==> flow/design.v <==
module lab3(
	input CLOCK_50,
	input  [2:0] KEY,
	input [9:0] SW,
	output reg [6:0] HEX0,HEX1, HEX2, HEX3,
	output [9:0] LEDR
);
wire start_stop,reset,mytask;
reg [2:0] start_stop_sync, mytask_sync, reset_sync=0;
always @(posedge CLOCK_50) 
begin
	start_stop_sync[0] <= KEY[0];
	start_stop_sync[1] <= start_stop_sync[0];
	start_stop_sync[2] <= start_stop_sync[1];
end
assign start_stop = (~start_stop_sync[2] & start_stop_sync[1]);
always @(posedge CLOCK_50) 
begin
	mytask_sync[0] <= KEY[1];
	mytask_sync[1] <= mytask_sync[0];
	mytask_sync[2] <= mytask_sync[1];
end
assign mytask = (~mytask_sync[2] & mytask_sync[1]);
always @(posedge CLOCK_50) 
begin
	reset_sync[0] <= KEY[2];
	reset_sync[1] <= reset_sync[0];
	reset_sync[2] <= reset_sync[1];
end
assign reset = (~reset_sync[2] & reset_sync[1]);
wire count=SW[9];
wire device_running=SW[8];
reg [18:0] pulse_counter = 19'd0;
wire hundredth_of_second_passed = count?(pulse_counter == 19'd499999):(pulse_counter == 19'd0);
always @(posedge CLOCK_50 or posedge reset) 
begin
	if (reset) pulse_counter <= 0; 
	else if(count)
			begin
				if ( device_running | hundredth_of_second_passed)
					if (hundredth_of_second_passed) pulse_counter <= 0;
					else pulse_counter <= pulse_counter + 1;
			end
			else
			begin
				if ( device_running | hundredth_of_second_passed)
					if (hundredth_of_second_passed) pulse_counter <= 19'd499999;
					else pulse_counter <= pulse_counter - 1;		
			end
end
reg [3:0] hundredths_counter = 4'd0;
wire tenth_of_second_passed =count?((hundredths_counter == 4'd9) & hundredth_of_second_passed):((hundredths_counter == 4'd0) & hundredth_of_second_passed);
always @(posedge CLOCK_50 or posedge reset) 
begin
	if (reset) hundredths_counter <= 0;
	else if(count)
		begin
		if (hundredth_of_second_passed)
			if (tenth_of_second_passed) hundredths_counter <= 0;
			else hundredths_counter <= hundredths_counter + 1;
		end
	else if(~count)
		begin
		if (hundredth_of_second_passed)
			if (tenth_of_second_passed) hundredths_counter <= 9;
			else hundredths_counter <= hundredths_counter - 1;
		end
end
reg [3:0] tenths_counter = 4'd0;
wire second_passed = count ? ((tenths_counter == 4'd9) & tenth_of_second_passed) : ((tenths_counter == 4'd0) & tenth_of_second_passed);
always @(posedge CLOCK_50 or posedge reset) 
begin
	if (reset) tenths_counter <= 0;
	else if(count)
			begin
				if (tenth_of_second_passed)
					if (second_passed) tenths_counter <= 0;
					else tenths_counter <= tenths_counter + 1;
			end
			else if(~count)
			begin
				if (tenth_of_second_passed)
					if (second_passed) tenths_counter <= 9;
					else tenths_counter <= tenths_counter - 1;	
			end
end
reg [3:0] seconds_counter = 4'd0;
wire ten_seconds_passed =count?((seconds_counter == 4'd9) & second_passed):((seconds_counter == 4'd0) & second_passed);
always @(posedge CLOCK_50 or posedge reset) 
begin
	if (reset) seconds_counter <= 0;
	else if(count)
			begin
				if (second_passed)
					if (ten_seconds_passed) seconds_counter <= 0;
					else seconds_counter <= seconds_counter + 1;
			end
			else if(~count)
			begin
				if (second_passed)
					if (ten_seconds_passed) seconds_counter <= 9;
					else seconds_counter <= seconds_counter - 1;
			end
end
reg [3:0] ten_seconds_counter = 4'd0;
always @(posedge CLOCK_50 or posedge reset) 
begin
	if (reset) ten_seconds_counter <= 0;
	else if(count)
			begin
				if (ten_seconds_passed)
					if (ten_seconds_counter == 4'd9) ten_seconds_counter <= 0;
					else ten_seconds_counter <= ten_seconds_counter + 1;
			end
			else if(~count)
			begin
				if (ten_seconds_passed)
					if (ten_seconds_counter == 4'd0) ten_seconds_counter <= 9;
					else ten_seconds_counter <= ten_seconds_counter - 1;
			end
end
always @(*) 
begin
	case (hundredths_counter)
		8'h0: HEX0 = 7'b1000000; 
		8'h1: HEX0 = 7'b1111001; 
		8'h2: HEX0 = 7'b0100100; 
		8'h3: HEX0 = 7'b0110000; 
		8'h4: HEX0 = 7'b0011001; 
		8'h5: HEX0 = 7'b0010010; 
		8'h6: HEX0 = 7'b0000010; 
		8'h7: HEX0 = 7'b1111000; 
		8'h8: HEX0 = 7'b0000000; 
		8'h9: HEX0 = 7'b0010000; 
		default: HEX0 = 7'b1111111;
	endcase
end
always @(*) 
begin
	case (tenths_counter)
		8'h0: HEX1 = 7'b1000000; 
		8'h1: HEX1 = 7'b1111001; 
		8'h2: HEX1 = 7'b0100100; 
		8'h3: HEX1 = 7'b0110000; 
		8'h4: HEX1 = 7'b0011001; 
		8'h5: HEX1 = 7'b0010010; 
		8'h6: HEX1 = 7'b0000010; 
		8'h7: HEX1 = 7'b1111000; 
		8'h8: HEX1 = 7'b0000000; 
		8'h9: HEX1 = 7'b0010000; 
		default: HEX1 = 7'b1111111;
	endcase
end
always @(*) 
begin
	case (seconds_counter)
		8'h0: HEX2 = 7'b1000000; 
		8'h1: HEX2 = 7'b1111001; 
		8'h2: HEX2 = 7'b0100100; 
		8'h3: HEX2 = 7'b0110000; 
		8'h4: HEX2 = 7'b0011001; 
		8'h5: HEX2 = 7'b0010010; 
		8'h6: HEX2 = 7'b0000010; 
		8'h7: HEX2 = 7'b1111000; 
		8'h8: HEX2 = 7'b0000000; 
		8'h9: HEX2 = 7'b0010000; 
		default: HEX2 = 7'b1111111;
	endcase
end
always @(*) 
begin
	case (ten_seconds_counter)
		8'h0: HEX3 = 7'b1000000; 
		8'h1: HEX3 = 7'b1111001; 
		8'h2: HEX3 = 7'b0100100; 
		8'h3: HEX3 = 7'b0110000; 
		8'h4: HEX3 = 7'b0011001; 
		8'h5: HEX3 = 7'b0010010; 
		8'h6: HEX3 = 7'b0000010; 
		8'h7: HEX3 = 7'b1111000; 
		8'h8: HEX3 = 7'b0000000; 
		8'h9: HEX3 = 7'b0010000; 
		default: HEX3 = 7'b1111111;
	endcase
end
endmodule
# From RTL to reports: lab3

The steps from the RTL of lab3 to its reports follow in flow order.
Line numbers count from 1 in the design file above.
Operators carry their Yosys type and port widths (W data, S select, Z words).
Library cell names are shortened.
The mark - stands for no value.

Design top: lab3
Clock input: CLOCK_50
Library: sky130hd
Library corner: tt_025C_1v80

# Word level

Yosys after proc, flatten, opt, wreduce and memory -nomap, before mapping. Memory bits, and registers merged into a memory's read port (data or address), are not among the register bits. Print and check cells are not counted. Equal cells are merged and count once.
Memory sizes are those after Yosys's memory passes, which may raise the word count (mostly to a power of two), join words into wider ones and drop unused or constant bits.

Reduce/logical cells: 5
Muxes and demuxes: 29
Equality and inequality tests: 5
Add/subtract/negate cells: 10
Bitwise gates (word level): 9

Operators with widths:

| cell                    | number |
| $mux W19                | 5 |
| $mux W4                 | 20 |
| $add A19 B1 Y19 const B | 1 |
| $sub A19 B1 Y19 const B | 1 |
| $eq A19 B19 Y1 const B  | 1 |
| $logic_not A19 Y1       | 1 |
| $add A4 B1 Y4 const B   | 4 |
| $sub A4 B1 Y4 const B   | 4 |
| $eq A4 B4 Y1 const B    | 4 |
| $logic_not A4 Y1        | 4 |
| $and A1 B1 Y1           | 7 |
| $mux W1                 | 4 |
| $or A1 B1 Y1            | 1 |
| $not A1 Y1              | 1 |

Word-level cells: 68
Input port bits: 14
ROM bits: 448
Register bits: 38
Output and inout bits: 38
Memories kept: 4

Memories:

| name            | depth | bits a word | rd ports | write ports | line | text |
| (no name shown) | 16    | 7           | 1        | 0           | 172  | `case (ten_seconds_counter)` |
| (no name shown) | 16    | 7           | 1        | 0           | 156  | `case (seconds_counter)` |
| (no name shown) | 16    | 7           | 1        | 0           | 140  | `case (tenths_counter)` |
| (no name shown) | 16    | 7           | 1        | 0           | 124  | `case (hundredths_counter)` |

# Logic depth

Depth = most cells in a row (Yosys ltp): at word level without a register or memory, in the mapped netlist without a sequential cell, where the memories' decode and read muxes count.

Depth in word-level cells: 11
ABC_AREA: 0
Mapped depth: 9
Depth with buffers taken out: 8

# Synthesis result

Source: synth_stat.txt of the flow (Yosys; design flattened, memories mapped). It holds for the ABC_AREA given above (unset counts as 0); a run with the other value may have another netlist.

Standard cells after synthesis: 483
Area of sequential cells: 935.9 um^2
Buffer cells: 39
Flip-flop cells: 38
Cell area after synthesis: 3656.0 um^2

Cells by type:

| cell     | number | area in all (um^2) |
| dfrtp_1  | 35     | 875.84 |
| ha_1     | 25     | 312.8 |
| o21ai_0  | 35     | 175.168 |
| a21oi_1  | 34     | 170.163 |
| nor2_1   | 43     | 161.405 |
| nand2_1  | 41     | 153.898 |
| a31oi_1  | 17     | 106.352 |
| nand3_1  | 18     | 90.086 |
| clkbuf_1 | 22     | 82.579 |
| nor3_1   | 16     | 80.077 |
| o21ai_1  | 16     | 80.077 |
| buf_4    | 10     | 75.072 |
| inv_1    | 18     | 67.565 |
| o22ai_1  | 10     | 62.56 |
| xor2_1   | 7      | 61.309 |
| dfxtp_1  | 3      | 60.058 |
| o211ai_1 | 8      | 60.058 |
| nand4_1  | 9      | 56.304 |

Other cell types: 54; their cells: 116.

# Path before layout

Path of least setup slack by OpenSTA after synthesis, without wires, with an ideal clock, recovery checks aside; 20% of the period is set as input and as output delay. Where synthesis merged equal registers, the netlist keeps one of their names.

Path type: register to register
From: register pulse_counter[3]
To: register pulse_counter[13]
Library setup time: 131 ps
Path delay: 2373 ps
Path buffers: 1
Clock period: 2780 ps
Data required time: 2649 ps
Stages: 8
Time at the first pin: 0 ps
Data arrival time: 2242 ps
Setup slack: 406 ps
Period reached after synthesis: 2374 ps

"path delay" is the arrival time less input delay plus setup time.
"stages": output pins that drive a net of the path, with the launching flip-flop's if there is one; two outputs of one cell count as two.
"period reached after synthesis" = period - worst setup slack (recovery checks aside). The figure is calculated, with input and output delays left at 20% of the set period.
Between the ends stands the longest chain of elaborated cells between them, by number of cells; it is not shown to be the way that was timed. Of several equally long chains one is given.
A line is the first line of the expression or statement that the cell stems from. Yosys adds cells for indexed reads and writes and turns some case tables into memories.
At most two assigning lines are given for a register; there are more.

Cell sequence: dfrtp_1 > buf_6 > or4_4 > or4_4 > nand2b_1 > o41ai_2 > a21boi_1 > or3_1
Length of the longest elaborated chain: 5
Elaborated cells on any way between the ends: 11
Classes of those cells: add/sub: 2; eq/ne: 1; mux: 6; logic: 1; reduce/logical: 1

RTL lines, path post-synthesis:

| what              | line | text |
| start, declared   | 33   | `reg [18:0] pulse_counter = 19'd0;` |
| start, assigned   | 42   | `else pulse_counter <= pulse_counter + 1;` |
| start, assigned   | 48   | `else pulse_counter <= pulse_counter - 1;` |
| $logic_not A19 Y1 | 34   | `wire hundredth_of_second_passed = count?(pulse_counter == 19'd499999):(pulse_counter == 19'd0);` |
| $mux W1           | 34   |  |
| $mux W19          | 47   | `if (hundredth_of_second_passed) pulse_counter <= 19'd499999;` |
| $mux W19          | 46   | `if ( device_running \| hundredth_of_second_passed)` |
| $mux W19          | 38   | `else if(count)` |
| end, assigned     | 42   |  |
| end, assigned     | 48   |  |
| end, declared     | 33   |  |

# Timing after layout

Path of least setup slack in the final report of run 1 (OpenROAD, finished layout, wires in). Where an end is a register, its clock arrival counts in the times.
The path's times are printed in steps of 10 ps; the period is the one set.

Path type: register to register
From: register pulse_counter[3]
To: register pulse_counter[13]
Data required time: 2560 ps
Setup slack: -40 ps
Library setup time: 120 ps
Data arrival time: 2600 ps
Clock period: 2380 ps
Stages: 8
Path buffers: 1
Time at the first pin: 290 ps

Between the ends stands the longest chain of elaborated cells between them, by number of cells; it is not shown to be the way that was timed. Of several equally long chains one is given.
At most two assigning lines are given for a register; there are more.

Cell sequence: dfrtp_1 > buf_6 > or4_4 > or4_4 > nand2b_4 > o41ai_2 > a21boi_1 > or3_1
Length of the longest elaborated chain: 5
Elaborated cells on any way between the ends: 11
Classes of those cells: add/sub: 2; eq/ne: 1; mux: 6; logic: 1; reduce/logical: 1

RTL lines, path post-layout:

| what              | line | text |
| start, declared   | 33   | `reg [18:0] pulse_counter = 19'd0;` |
| start, assigned   | 42   | `else pulse_counter <= pulse_counter + 1;` |
| start, assigned   | 48   | `else pulse_counter <= pulse_counter - 1;` |
| $logic_not A19 Y1 | 34   | `wire hundredth_of_second_passed = count?(pulse_counter == 19'd499999):(pulse_counter == 19'd0);` |
| $mux W1           | 34   |  |
| $mux W19          | 47   | `if (hundredth_of_second_passed) pulse_counter <= 19'd499999;` |
| $mux W19          | 46   | `if ( device_running \| hundredth_of_second_passed)` |
| $mux W19          | 38   | `else if(count)` |
| end, assigned     | 42   |  |
| end, assigned     | 48   |  |
| end, declared     | 33   |  |

# Flow runs of lab3

2 stored runs of lab3 in the flow (synthesis by Yosys, layout by OpenROAD, sky130hd cells), in arbitrary order. Constraints: input delay and output delay 20% of the set period each, output load 0.01 pF.
"achieved clock period": clock period set for the run, less the worst setup slack. It is reckoned from that one timing run; input and output delays stay at 20% of the period that was set.
"critical setup path time" is the time allowed to the run's worst setup path (the clock period less input and output delay, where it has them) less its slack. Clock arrival times count: a late capture clock shortens it, a late launch clock lengthens it.
"power consumption": no workload was simulated; the value follows from the tool's default switching activity.
"critical setup path time" is known to 10 ps.
A setting shown as . is not set for that run.

| item                                     | run 1                | run 2              |
| period_ns                                | 2.38                 | 3.51               |
| CORE_UTILIZATION                         | 26                   | 61                 |
| PLACE_DENSITY_LB_ADDON                   | 0.01                 | 0.18               |
| CELL_PAD_IN_SITES_DETAIL_PLACEMENT       | 0                    | .                  |
| GPL_TIMING_DRIVEN                        | 0                    | .                  |
| CTS_CLUSTER_DIAMETER                     | 212                  | .                  |
| SLEW_MARGIN                              | 30                   | 10                 |
| CAP_MARGIN                               | 20                   | 15                 |
| CORE_MARGIN                              | 2                    | 2                  |
| SETUP_SLACK_MARGIN                       | .                    | 0.72               |
| CORE_ASPECT_RATIO                        | .                    | 0.98               |
| GPL_ROUTABILITY_DRIVEN                   | .                    | 1                  |
| CTS_CLUSTER_SIZE                         | .                    | 94                 |
| MIN_ROUTING_LAYER                        | .                    | met1               |
| MAX_ROUTING_LAYER                        | .                    | met5               |
| power consumption (µW)                   | 2424                 | 1482               |
| die outline area (um^2)                  | 15025.9              | 6629.0             |
| critical setup path time (ps)            | 2420                 | 2000               |
| critical path kind                       | register to register | register to output |
| post-layout utilization (%)              | 36.1                 | 75.5               |
| chip area after synthesis (Yosys) (um^2) | 3656.0               | 3656.0             |
| setup slack of the worst path (ps)       | -43                  | 804                |
| standard-cell area after routing (um^2)  | 4989.8               | 4310.4             |
| summed negative setup slack (ps)         | -70                  | 0                  |
| achieved clock period (ps)               | 2423                 | 2706               |
