==> flow/design.v <==
module lab4(
input CLOCK_50,
input [9:0] SW,
output reg [6:0] HEX0,HEX1,HEX2,HEX3,
output [9:0] LEDR,
output [7:0] LEDG
);
initial
begin
end
reg [1:0] state=2'b00;
wire reset,a,b,c;
reg [2:0] reset_sync,a_sync,b_sync,c_sync;
always @(posedge CLOCK_50) 
begin
	reset_sync[0] <= SW[0];
	reset_sync[1] <= reset_sync[0];
	reset_sync[2] <= reset_sync[1];
end
assign reset = (~reset_sync[2] & reset_sync[1]);
always @(posedge CLOCK_50) 
begin
	a_sync[0] <= SW[1];
	a_sync[1] <= a_sync[0];
	a_sync[2] <= a_sync[1];
end
assign a = (~a_sync[2] & a_sync[1]);
always @(posedge CLOCK_50) 
begin
	b_sync[0] <= SW[2];
	b_sync[1] <= b_sync[0];
	b_sync[2] <= b_sync[1];
end
assign b = (~b_sync[2] & b_sync[1]);
always @(posedge CLOCK_50) 
begin
	c_sync[0] <= SW[3];
	c_sync[1] <= c_sync[0];
	c_sync[2] <= c_sync[1];
end
assign c = (~c_sync[2] & c_sync[1]);
always @(posedge CLOCK_50 or posedge reset) 
begin
	if(reset) state<=2'b00;
	else 
	begin
		case(state)
			2'b00:  
					begin
						if(c) begin state<=2'b01; end
					end
			2'b01:  
					begin
						if(a) begin state<=2'b10; end
					end
			2'b10:  
					begin
						if(a) begin state<=2'b11; end
						else if(b) begin state<=2'b00;  end
						else if(c) begin state<=2'b01;  end
					end
			2'b11:  
					begin
						if(b) begin state<=2'b10; end
					end
		endcase
	end
end
always @(*) 
begin
	case (state)
		2'h0: 
			begin
				HEX0 = 7'b1111001; 
				HEX1 = 7'b1111001; 
				HEX2 = 7'b1111001; 
				HEX3 = 7'b1111001; 
			end
		2'h1: 
			begin	
				HEX0 = 7'b0100100; 
				HEX1 = 7'b0100100; 
				HEX2 = 7'b0100100; 
				HEX3 = 7'b0100100; 
			end
		2'h2: 
			begin
				HEX0 = 7'b0110000; 
				HEX1 = 7'b0110000; 
				HEX2 = 7'b0110000; 
				HEX3 = 7'b0110000; 
			end	
		2'h3: 
			begin
				HEX0 = 7'b0011001; 
				HEX1 = 7'b0011001; 
				HEX2 = 7'b0011001; 
				HEX3 = 7'b0011001; 
			end
		default: HEX0 = 7'b1111111;
	endcase
end
reg state_change=0;
reg [1:0] state1=2'b00;
always @(posedge CLOCK_50)
begin
	if(state1==state) state_change<=0;
	else
		begin
			state_change<=1;
			state1<=state;
		end
end
reg blinkout=0;
reg [22:0] blink_counter = 23'd0;
always @(posedge CLOCK_50)
begin
	if(blink)
		begin
			if(blink_counter==23'd5000000) 
				begin
					blinkout <= 1;
					blink_counter <= 23'd0;
				end
			else 
				begin
					blink_counter <= blink_counter + 1;
					blinkout <=0;
				end
		end
end
reg blink=0;
always @(posedge CLOCK_50)
begin
	if(state_change) blink<=1;
	else if (blinkout) blink<=0;
end
reg [22:0] change_counter=23'd0;
always @(posedge CLOCK_50)
begin
	if(change_counter==23'd12500000) change_counter<=0;
	else change_counter<=change_counter+1;
end
reg [9:0] RED=10'd5;
reg [7:0] GREEN=8'd4;
always @(posedge CLOCK_50)
begin
	if(change_counter==23'd12500000)
		begin
			RED   <= {RED[8:0], RED[9]};
			GREEN <= {GREEN[6:0], GREEN[7]};
		end
end
wire [9:0] red_blink;
wire [7:0] green_blink;
assign green_blink = blink ? (8'b11111111) : (8'b00000000);
assign red_blink = blink ? (10'b1111111111) : (10'b0000000000);
assign LEDR = red_blink|RED;
assign LEDG = green_blink|GREEN;
endmodule
# --- Step by step through the tools: lab4 ---
# What the tools print for lab4, step after step.
# Lines are those of the file above, counted from 1.
# Operators carry their Yosys type and port widths (W data, S select, Z words).
# Cell names lack the library's common part.
setup:
  top: "lab4"
  clock_port: "CLOCK_50"
  lib: "sky130hd"
  corner: "tt_025C_1v80"

# --- Word-level counts ---
# Source: Yosys, flattened and elaborated, memories not mapped. Widths are those after wreduce. Registers that Yosys merges into a memory's read port (data or address) are not register bits. Print and check cells do not count. Equal cells are merged and count once.
bits:
  reg_bits: 83
  in_bits: 11
classes:
  n_addsub: 2
  eq_ne: 8
  muxes: 11
  bitwise: 10
  reduce_and_logical: 3
op_table:
  columns: ["op", "count"]
  rows:
  - ["$add A23 B1 Y23 const B", 2]
  - ["$pmux W7 S4", 1]
  - ["$eq A23 B22 Y1 const B", 1]
  - ["$eq A23 B23 Y1 const B", 1]
  - ["$or A10 B10 Y10", 1]
  - ["$mux W10", 1]
  - ["$mux W2", 5]
  - ["$or A8 B8 Y8", 1]
  - ["$pmux W2 S4", 1]
  - ["$mux W8", 1]
  - ["$and A1 B1 Y1", 4]
  - ["$not A1 Y1", 4]
  - ["$eq A2 B2 Y1 const B", 2]
  - ["$ne A2 B2 Y1 const B", 2]
  - ["$reduce_bool A4 Y1", 1]
  - ["$reduce_and A3 Y1", 1]
  - ["$eq A2 B1 Y1 const B", 1]
  - ["$eq A2 B2 Y1", 1]
  - ["$logic_not A2 Y1", 1]
  - ["$mux W1", 2]

# --- Logic depth ---
# Yosys ltp: most cells in a row. Word level: on the elaborated netlist, between registers, memories and ports. Mapped: between sequential cells and ports; inverters and the memories' decode and read muxes count.
depth:
  ltp_word: 6
  ABC_AREA: 0
  depth_mapped: 7

# --- After synthesis ---
# The flow's flattened synthesis, as Yosys stat reports it; memories are mapped. The netlist is that of the ABC_AREA named above (0 if unset); the other value can give another one.
by_type:
  columns: ["cell", "count", "area_total_um2"]
  rows:
  - ["edfxtp_1", 44, 1.32E+03]
  - ["dfxtp_1", 37, 740.71]
  - ["xnor2_1", 22, 192.685]
  - ["buf_4", 23, 172.666]
  - ["ha_1", 10, 125.12]
  - ["or2_2", 18, 112.608]
  - ["xor2_1", 12, 105.101]
  - ["nand4_1", 14, 87.584]
  - ["nand3_1", 16, 80.077]
  - ["nor2_1", 19, 71.318]
  - ["inv_1", 16, 60.058]
  - ["a21oi_1", 10, 50.048]
  - ["dfrtp_1", 2, 50.048]
  - ["o21ai_0", 10, 50.048]
  - ["and3_1", 7, 43.792]
  - ["and4_1", 5, 43.792]
  - ["nand2_1", 10, 37.536]
  - ["or3_1", 6, 37.536]
# Not listed: further types 24, cells in them 49.
mapped:
  cell_count: 330
  mapped_area_um2: 3739.8
  ff_cells: 83

# --- Path before layout ---
# OpenSTA on the mapped netlist: ideal clock, no wires. The path of least setup slack (recovery checks aside). Input and output delay are each 20% of the period. Register names are those of the netlist, which keeps one name where synthesis merged equal registers.
synth_timing:
  kind: "flip-flop to output port"
  start: "register blink"
  end: "output LEDG[0]"
  period_ns: 3.2
  launch_ns: 0.000
  arrival_ns: 1.335
  t_required_ns: 2.560
  path_slack_ns: 1.225
  path_delay_ns: 1.335
  driving_pins: 3
  n_path_buf: 1
  period_less_setup_slack_ns: 1.975
# "path_delay_ns" is the arrival time less input delay plus setup time.
# A path that ends at an output port has no setup time.
# "driving_pins": output pins that drive a net of the path, with the launching flip-flop's if there is one; two outputs of one cell count as two.
# "period_less_setup_slack_ns" is the clock period less the worst setup slack; recovery checks do not enter. This is arithmetic on one report: input and output delays are still those of the set period (20% each).
# The rows between start and end are the longest chain of elaborated cells between them; the timing report does not say that the signal goes this way. Where chains are equally long, one stands for them.
# Each line given opens the expression or statement behind the cell; cells for indexed reads and writes are added by Yosys, which also makes memories of some case tables.
synth_via:
  path_cell_list: "dfxtp_1 clkbuf_1 or2_2"
  elab_chain_cells: 2
  cone_cells: 2
  lines_between: 2
  cone_classes: "mux (1); logic (1)"
synth_lines:
  columns: ["element", "line", "text"]
  rows:
  - ["start, declared", 132, "reg blink=0;"]
  - ["start, assigned", 135, "if(state_change) blink<=1;"]
  - ["start, assigned", 136, "else if (blinkout) blink<=0;"]
  - ["$mux W8", 156, "assign green_blink = blink ? (8'b11111111) : (8'b00000000);"]
  - ["$or A8 B8 Y8", 159, "assign LEDG = green_blink|GREEN;"]
  - ["end, declared", 6, "output [7:0] LEDG"]

# --- Worst path after layout ---
# Path of least setup slack in the final report of run 1 (OpenROAD, finished layout, wires in). Where an end is a register, its clock arrival counts in the times.
layout_timing:
  kind: "flip-flop to output port"
  start: "register state[1]"
  end: "output HEX3[0]"
  period_ns: 2.4
  launch_ns: 0.33
  arrival_ns: 1.81
  t_required_ns: 1.92
  path_slack_ns: 0.11
  driving_pins: 5
  n_path_buf: 1
# The rows between start and end are the longest chain of elaborated cells between them; the timing report does not say that the signal goes this way. Where chains are equally long, one stands for them.
# At most two assigning lines are given for a register; there are more.
layout_via:
  path_cell_list: "dfrtp_1 inv_1 ha_1 inv_1 clkdlybuf4s50_1"
  elab_chain_cells: 2
  cone_cells: 5
  cone_classes: "eq/ne (3); mux (1); reduce/logical (1)"
layout_lines:
  columns: ["element", "line", "text"]
  rows:
  - ["start, declared", 11, "reg [1:0] state=2'b00;"]
  - ["start, assigned", 44, "if(reset) state<=2'b00;"]
  - ["start, assigned", 50, "if(c) begin state<=2'b01; end"]
  - ["$eq A2 B2 Y1", 71, "case (state)"]
  - ["$pmux W7 S4", 71, null]
  - ["end, declared", 4, "output reg [6:0] HEX0,HEX1,HEX2,HEX3,"]

Measured data: module lab4, platform sky130hd, 2 stored runs of the flow under differing settings, order arbitrary. Input and output delays are each 20% of the period that was set; the output load is 0.01 pF.
"period_reached_ns" is the run's clock period less its worst setup slack. It is reckoned from that one timing run; input and output delays stay at 20% of the period that was set.
By "worst_path_time_ns" is meant the share of the clock period that the worst setup path is allowed (20% is reserved at inputs, 20% at outputs), minus its slack. Clock arrival times at its registers enter into it.
"fin_power_w": no workload was simulated; the value follows from the tool's default switching activity.

--- run 1 ---
==> flow/run.sh <==
#!/bin/bash
# the make line also repeats the synthesis and layout settings of config.mk as NAME=value (left out here)
make -C /OpenROAD-flow-scripts/flow DESIGN_CONFIG=/design/flow/config.mk WORK_HOME=/design/flow/orfs CLKGATE_MAP_FILE= finish
==> flow/config.mk <==
export PLATFORM = sky130hd
export DESIGN_NAME = lab4
export DESIGN_NICKNAME = lab4
export VERILOG_FILES = /design/flow/design.v
export SDC_FILE = /design/flow/constraint.sdc
export NUM_CORES = 4
export LEC_CHECK = 0
export ABC_AREA = 0
export CAP_MARGIN = 20
export CELL_PAD_IN_SITES_GLOBAL_PLACEMENT = 2
export CORE_ASPECT_RATIO = 0.56
export CORE_MARGIN = 3
export CORE_UTILIZATION = 46
export GPL_ROUTABILITY_DRIVEN = 1
export HOLD_SLACK_MARGIN = 0.18
export PLACE_DENSITY_LB_ADDON = 0.04
export SETUP_SLACK_MARGIN = -0.09
export SLEW_MARGIN = 20
export TNS_END_PERCENT = 75
==> flow/constraint.sdc <==
create_clock -name core_clock -period 2.4 [get_ports {CLOCK_50}]
set_input_delay 0.4800 -clock core_clock [delete_from_list [all_inputs] [get_ports {CLOCK_50}]]
set_output_delay 0.4800 -clock core_clock [all_outputs]
set_load 0.01 [all_outputs]

==> results, as YAML <==
results:
  worst_path_time_ns: 1.81
  critical_path_type: "flip-flop to output port"
  yosys.chip_area_um2: 3739.8
  fin_util_pct: 59.6
  tns_ns: 0.000
  die_um2: 9293.9
  layout_stdcell_area_um2: 4474.3
  fin_power_w: 0.004645
  setup_worst_slack_ns: 0.111
  fin_hold_ws_ns: 0.326
  period_reached_ns: 2.289

--- run 2 ---
==> flow/run.sh <==
#!/bin/bash
# the make line also repeats the synthesis and layout settings of config.mk as NAME=value (left out here)
make -C /OpenROAD-flow-scripts/flow DESIGN_CONFIG=/design/flow/config.mk WORK_HOME=/design/flow/orfs CLKGATE_MAP_FILE= finish
==> flow/config.mk <==
export PLATFORM = sky130hd
export DESIGN_NAME = lab4
export DESIGN_NICKNAME = lab4
export VERILOG_FILES = /design/flow/design.v
export SDC_FILE = /design/flow/constraint.sdc
export NUM_CORES = 4
export LEC_CHECK = 0
export CAP_MARGIN = 20
export CORE_MARGIN = 2
export CORE_UTILIZATION = 33
export CTS_CLUSTER_DIAMETER = 390
export HOLD_SLACK_MARGIN = 0.2
export MAX_ROUTING_LAYER = met5
export MIN_ROUTING_LAYER = met2
export PLACE_DENSITY = 0.35
export SLEW_MARGIN = 5
==> flow/constraint.sdc <==
create_clock -name core_clock -period 3.51 [get_ports {CLOCK_50}]
set_input_delay 0.7020 -clock core_clock [delete_from_list [all_inputs] [get_ports {CLOCK_50}]]
set_output_delay 0.7020 -clock core_clock [all_outputs]
set_load 0.01 [all_outputs]

==> results, as YAML <==
results:
  setup_worst_slack_ns: 0.819
  fin_power_w: 0.0034
  fin_hold_ws_ns: 0.327
  layout_stdcell_area_um2: 4566.9
  yosys.chip_area_um2: 3739.8
  period_reached_ns: 2.691
  worst_path_time_ns: 1.99
  critical_path_type: "flip-flop to output port"
  die_um2: 12200.3
  tns_ns: 0.000
  fin_util_pct: 41.8
